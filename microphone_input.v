==> flow/design.v <==
module microphone_input (
    input wire clk,        
    input wire [15:0] mic_in,   
    input wire key,            
    output reg [17:0] ledr,     
    output wire [15:0] audio_out  
);
parameter SAMPLE_RATE = 48000;  
parameter RECORD_TIME = 2;      
parameter TOTAL_SAMPLES = SAMPLE_RATE * RECORD_TIME;
reg [15:0] audio_buffer [0:TOTAL_SAMPLES-1];   
reg [16:0] sample_count = 0;   
reg [31:0] clk_count = 0;      
wire sample_tick;              
reg recording = 0;             
reg [3:0] state = 0;           
localparam IDLE = 0, WAIT_FOR_KEY = 1, RECORDING = 2, DONE = 3;
assign sample_tick = (clk_count == (50000000 / SAMPLE_RATE) - 1);
always @(posedge clk) begin
    if (state == WAIT_FOR_KEY && !key) begin
        state <= RECORDING;
        recording <= 1;
        ledr <= 18'b000000000000000001;  
    end else begin
        case (state)
            IDLE: begin
                ledr <= 18'b0;  
                sample_count <= 0;
                clk_count <= 0;
                recording <= 0;
                if (key) begin
                    state <= WAIT_FOR_KEY;
                end
            end
            WAIT_FOR_KEY: begin
                if (key == 0) begin
                    recording <= 1;
                    state <= RECORDING;
                    ledr <= 18'b000000000000000001;  
                end
            end
            RECORDING: begin
                if (sample_tick) begin
                    clk_count <= 0;
                    audio_buffer[sample_count] <= mic_in;
                    sample_count <= sample_count + 1;
                    ledr <= 18'b000000000000000011;  
                    if (sample_count == TOTAL_SAMPLES - 1) begin
                        recording <= 0;
                        state <= DONE;
                    end
                end else begin
                    clk_count <= clk_count + 1;
                end
            end
            DONE: begin
                ledr <= 18'b111111111111111111;  
                state <= IDLE;
            end
        endcase
    end
end
assign audio_out = mic_in;  
endmodule
Reports on microphone_input
Tool output for the design above, in the order of the flow.
Lines are those of the file above, counted from 1.
Cell names lack the library's common part.
{"block": "setup", "top_module": "microphone_input", "clock": "clk", "library": "sky130hd", "lib_corner": "tt_025C_1v80"}

After elaboration
Yosys after proc, flatten, opt, wreduce and memory -nomap, before mapping. Memory bits, and registers merged into a memory's read port (data or address), are not among the register bits. Print and check cells are not counted. Equal cells are merged and count once.
{"block": "bits", "elab_cells": 37, "register_bits": 71, "inputBits": 18, "output_inout_bits": 34}
{"block": "classes", "bitwise": 1, "n_addsub": 2, "n_eq": 9, "muxes": 12, "reduce_and_logical": 9}
{"block": "op_table", "operator": "parallel mux 18 bit (select 4 bit)", "n": 1}
{"block": "op_table", "operator": "parallel mux 32 bit (select 2 bit)", "n": 1}
{"block": "op_table", "operator": "two-way mux 18 bit", "n": 2}
{"block": "op_table", "operator": "parallel mux 17 bit (select 2 bit)", "n": 1}
{"block": "op_table", "operator": "adder 32 x 1 -> 32 bit with constant B", "n": 1}
{"block": "op_table", "operator": "== test 32 x 11 -> 1 bit with constant B", "n": 1}
{"block": "op_table", "operator": "two-way mux 32 bit", "n": 1}
{"block": "op_table", "operator": "adder 17 x 1 -> 17 bit with constant B", "n": 1}
{"block": "op_table", "operator": "== test 17 bit with constant B", "n": 1}
{"block": "op_table", "operator": "two-way mux 17 bit", "n": 1}
{"block": "op_table", "operator": "parallel mux 4 bit (select 4 bit)", "n": 1}
{"block": "op_table", "operator": "two-way mux 4 bit", "n": 4}
{"block": "op_table", "operator": "!= test 2 bit with constant B", "n": 4}
{"block": "op_table", "operator": "== test 4 x 2 -> 1 bit with constant B", "n": 2}
{"block": "op_table", "operator": "AND reduction 3 bit", "n": 2}
{"block": "op_table", "operator": "AND reduction 5 bit", "n": 1}
{"block": "op_table", "operator": "== test 4 x 1 -> 1 bit with constant B", "n": 1}
{"block": "op_table", "operator": "zero test 4 bit", "n": 1}
{"block": "op_table", "operator": "nonzero test 4 bit", "n": 1}
{"block": "op_table", "operator": "AND reduction 2 bit", "n": 1}
{"block": "op_table", "operator": "nonzero test 2 bit", "n": 1}
{"block": "op_table", "operator": "logical AND 1 bit", "n": 1}
{"block": "op_table", "operator": "inverter 1 bit", "n": 1}
{"block": "op_table", "operator": "zero test 1 bit", "n": 1}

Depth
Longest topological path by Yosys (ltp), each cell counted once; first at word level (registers and memories cut), then after technology mapping (sequential cells cut; the memories' decode and read muxes count).
{"block": "depth", "ltp_word": 4, "ABC_AREA": 0, "depth_mapped": 8, "mapped_depth_nobuf": 7}

Synthesis result
Source: synth_stat.txt of the flow (Yosys; design flattened, memories mapped). It holds for the ABC_AREA given above (unset counts as 0); a run with the other value may have another netlist.
{"block": "by_type", "cell_type": "edfxtp_1", "n": 49}
{"block": "by_type", "cell_type": "buf_4", "n": 36}
{"block": "by_type", "cell_type": "xor2_1", "n": 28}
{"block": "by_type", "cell_type": "nor2_1", "n": 35}
{"block": "by_type", "cell_type": "xnor2_1", "n": 15}
{"block": "by_type", "cell_type": "and2_1", "n": 17}
{"block": "by_type", "cell_type": "dfxtp_1", "n": 5}
{"block": "by_type", "cell_type": "nand3_1", "n": 20}
{"block": "by_type", "cell_type": "ha_1", "n": 7}
{"block": "by_type", "cell_type": "nand4_1", "n": 13}
{"block": "by_type", "cell_type": "and4_1", "n": 8}
{"block": "by_type", "cell_type": "and3_1", "n": 9}
{"block": "by_type", "cell_type": "nor4_1", "n": 7}
{"block": "by_type", "cell_type": "nand2_1", "n": 11}
{"block": "by_type", "cell_type": "inv_1", "n": 10}
{"block": "by_type", "cell_type": "nor3_1", "n": 7}
{"block": "by_type", "cell_type": "nor3_4", "n": 2}
{"block": "by_type", "cell_type": "nor4b_1", "n": 3}
Not listed: further types 20, cells in them 31.
{"block": "mapped", "area_um2": 3286.9, "mapped_cells": 313, "buf_cells": 40, "ff_cells": 54, "seqArea_um2": 1571.5}

Path before layout
Path of least setup slack by OpenSTA after synthesis, without wires, with an ideal clock, recovery checks aside; 20% of the period is set as input and as output delay. Where synthesis merged equal registers, the netlist keeps one of their names.
{"block": "synth_path", "path_type": "register to register", "startpoint": "register state[1]", "endpoint": "register sample_count[0]", "clock_period_ns": 2.44, "setup_slack_ns": -0.004, "driving_pins": 7, "setup_time_ns": 0.375, "t_required_ns": 2.065, "delay_ns": 2.444, "arrival_ns": 2.069, "period_less_setup_slack_ns": 2.444}
"delay_ns" = arrival - input delay + setup time.
"driving_pins" counts driving pins, that of a launching flip-flop among them; a cell with two outputs on the path counts twice.
"period_less_setup_slack_ns" is the clock period less the worst setup slack; recovery checks do not enter. This is arithmetic on one report: input and output delays are still those of the set period (20% each).
Between the ends stands the longest chain of elaborated cells between them, by number of cells; it is not shown to be the way that was timed. Of several equally long chains one is given.
A line is the first line of the expression or statement that the cell stems from. Yosys adds cells for indexed reads and writes and turns some case tables into memories.
At most two assigning lines are given for a register; there are more.
The path ends at the enable pin of a flip-flop; only ways to that pin are counted.
{"block": "synth_via", "cell_sequence": "dfxtp_1 inv_1 ha_1 nand2b_1 o21ai_0 inv_1 and2_1", "elab_chain_len": 4, "cone_cells": 8}
{"block": "synth_lines", "item": "start, declared", "line_no": 16, "source": "reg [3:0] state = 0;"}
{"block": "synth_lines", "item": "start, assigned", "line_no": 21, "source": "state <= RECORDING;"}
{"block": "synth_lines", "item": "start, assigned", "line_no": 32, "source": "state <= WAIT_FOR_KEY;"}
{"block": "synth_lines", "item": "== test 4 x 1 -> 1 bit", "line_no": 20, "source": "if (state == WAIT_FOR_KEY && !key) begin"}
{"block": "synth_lines", "item": "logical AND 1 bit", "line_no": 20}
{"block": "synth_lines", "item": "inverter 1 bit"}
{"block": "synth_lines", "item": "AND reduction 3 bit"}
{"block": "synth_lines", "item": "end, assigned", "line_no": 28, "source": "sample_count <= 0;"}
{"block": "synth_lines", "item": "end, assigned", "line_no": 46, "source": "sample_count <= sample_count + 1;"}
{"block": "synth_lines", "item": "end, declared", "line_no": 12, "source": "reg [16:0] sample_count = 0;"}

Timing after layout
Path of least setup slack in the final report of run 1 (OpenROAD, finished layout, wires in). Where an end is a register, its clock arrival counts in the times.
{"block": "layout_path", "path_type": "input to register", "startpoint": "input key", "endpoint": "register sample_count[12]", "driving_pins": 5, "clock_period_ns": 2.91, "arrival_ns": 2.45, "setup_slack_ns": 0.44, "t_required_ns": 2.89, "setup_time_ns": 0.33, "in_delay_ns": 0.58}
Between the ends stands the longest chain of elaborated cells between them, by number of cells; it is not shown to be the way that was timed. Of several equally long chains one is given.
{"block": "layout_via", "cell_sequence": "clkdlybuf4s50_1 nand2b_1 o21ai_0 inv_1 and2_2", "elab_chain_len": 4, "cone_cells": 4}
{"block": "layout_lines", "item": "start, declared", "line_no": 4, "source": "input wire key,"}
{"block": "layout_lines", "item": "zero test 1 bit", "line_no": 20, "source": "if (state == WAIT_FOR_KEY && !key) begin"}
{"block": "layout_lines", "item": "logical AND 1 bit", "line_no": 20}
{"block": "layout_lines", "item": "inverter 1 bit"}
{"block": "layout_lines", "item": "AND reduction 3 bit"}
{"block": "layout_lines", "item": "end, assigned", "line_no": 28, "source": "sample_count <= 0;"}
{"block": "layout_lines", "item": "end, assigned", "line_no": 46, "source": "sample_count <= sample_count + 1;"}
{"block": "layout_lines", "item": "end, declared", "line_no": 12, "source": "reg [16:0] sample_count = 0;"}

Lab notebook: microphone_input

2 stored runs of microphone_input in the flow (synthesis by Yosys, layout by OpenROAD, sky130hd cells), in arbitrary order. Constraints: input delay and output delay 20% of the set period each, output load 0.01 pF.
By "achievedPeriod_ns" is meant the clock period of the run minus its worst setup slack. This is arithmetic on one report: input and output delays are still those of the set period (20% each).
"worst_path_allowed_less_slack_ns" = time allowed to the worst setup path (clock period - input delay - output delay, where it has them) - its slack; a late launch clock adds to it, a late capture clock takes from it.
"design_power_w" rests on the timing tool's default activity at the inputs, not on a simulated workload.

{"run": "run 1", "settings": { "period_ns": 2.91, "CORE_UTILIZATION": 35, "SETUP_SLACK_MARGIN": 0.21, "PLACE_DENSITY_LB_ADDON": 0.17, "CORE_ASPECT_RATIO": 1.09, "CORE_MARGIN": 3, "GPL_TIMING_DRIVEN": 0, "CTS_CLUSTER_SIZE": 56, "SLEW_MARGIN": 0, "MIN_ROUTING_LAYER": "met1", "CAP_MARGIN": 20 }, "results": { "utilization_frac": 0.434, "achievedPeriod_ns": 2.470, "worst_path_allowed_less_slack_ns": 1.89, "timing.worst_path_kind": "input to register", "synthesis_area_um2": 3286.9, "dieArea_um2": 10591.0, "design_power_w": 0.004103, "worst_hold_slack_ns": 0.520, "setup_ws_ns": 0.440 }}
{"run": "run 2", "settings": { "period_ns": 2.73, "CORE_UTILIZATION": 72, "SETUP_SLACK_MARGIN": 0.02, "PLACE_DENSITY_LB_ADDON": 0.03, "CORE_ASPECT_RATIO": 0.7, "CORE_MARGIN": 7, "CELL_PAD_IN_SITES_DETAIL_PLACEMENT": 2, "TNS_END_PERCENT": 90, "ABC_AREA": 0, "CTS_CLUSTER_DIAMETER": 79, "SLEW_MARGIN": 10, "MIN_ROUTING_LAYER": "met1", "MAX_ROUTING_LAYER": "met5", "CAP_MARGIN": 20 }, "outcome": "unfinished; error DPL-0033 in placement"}
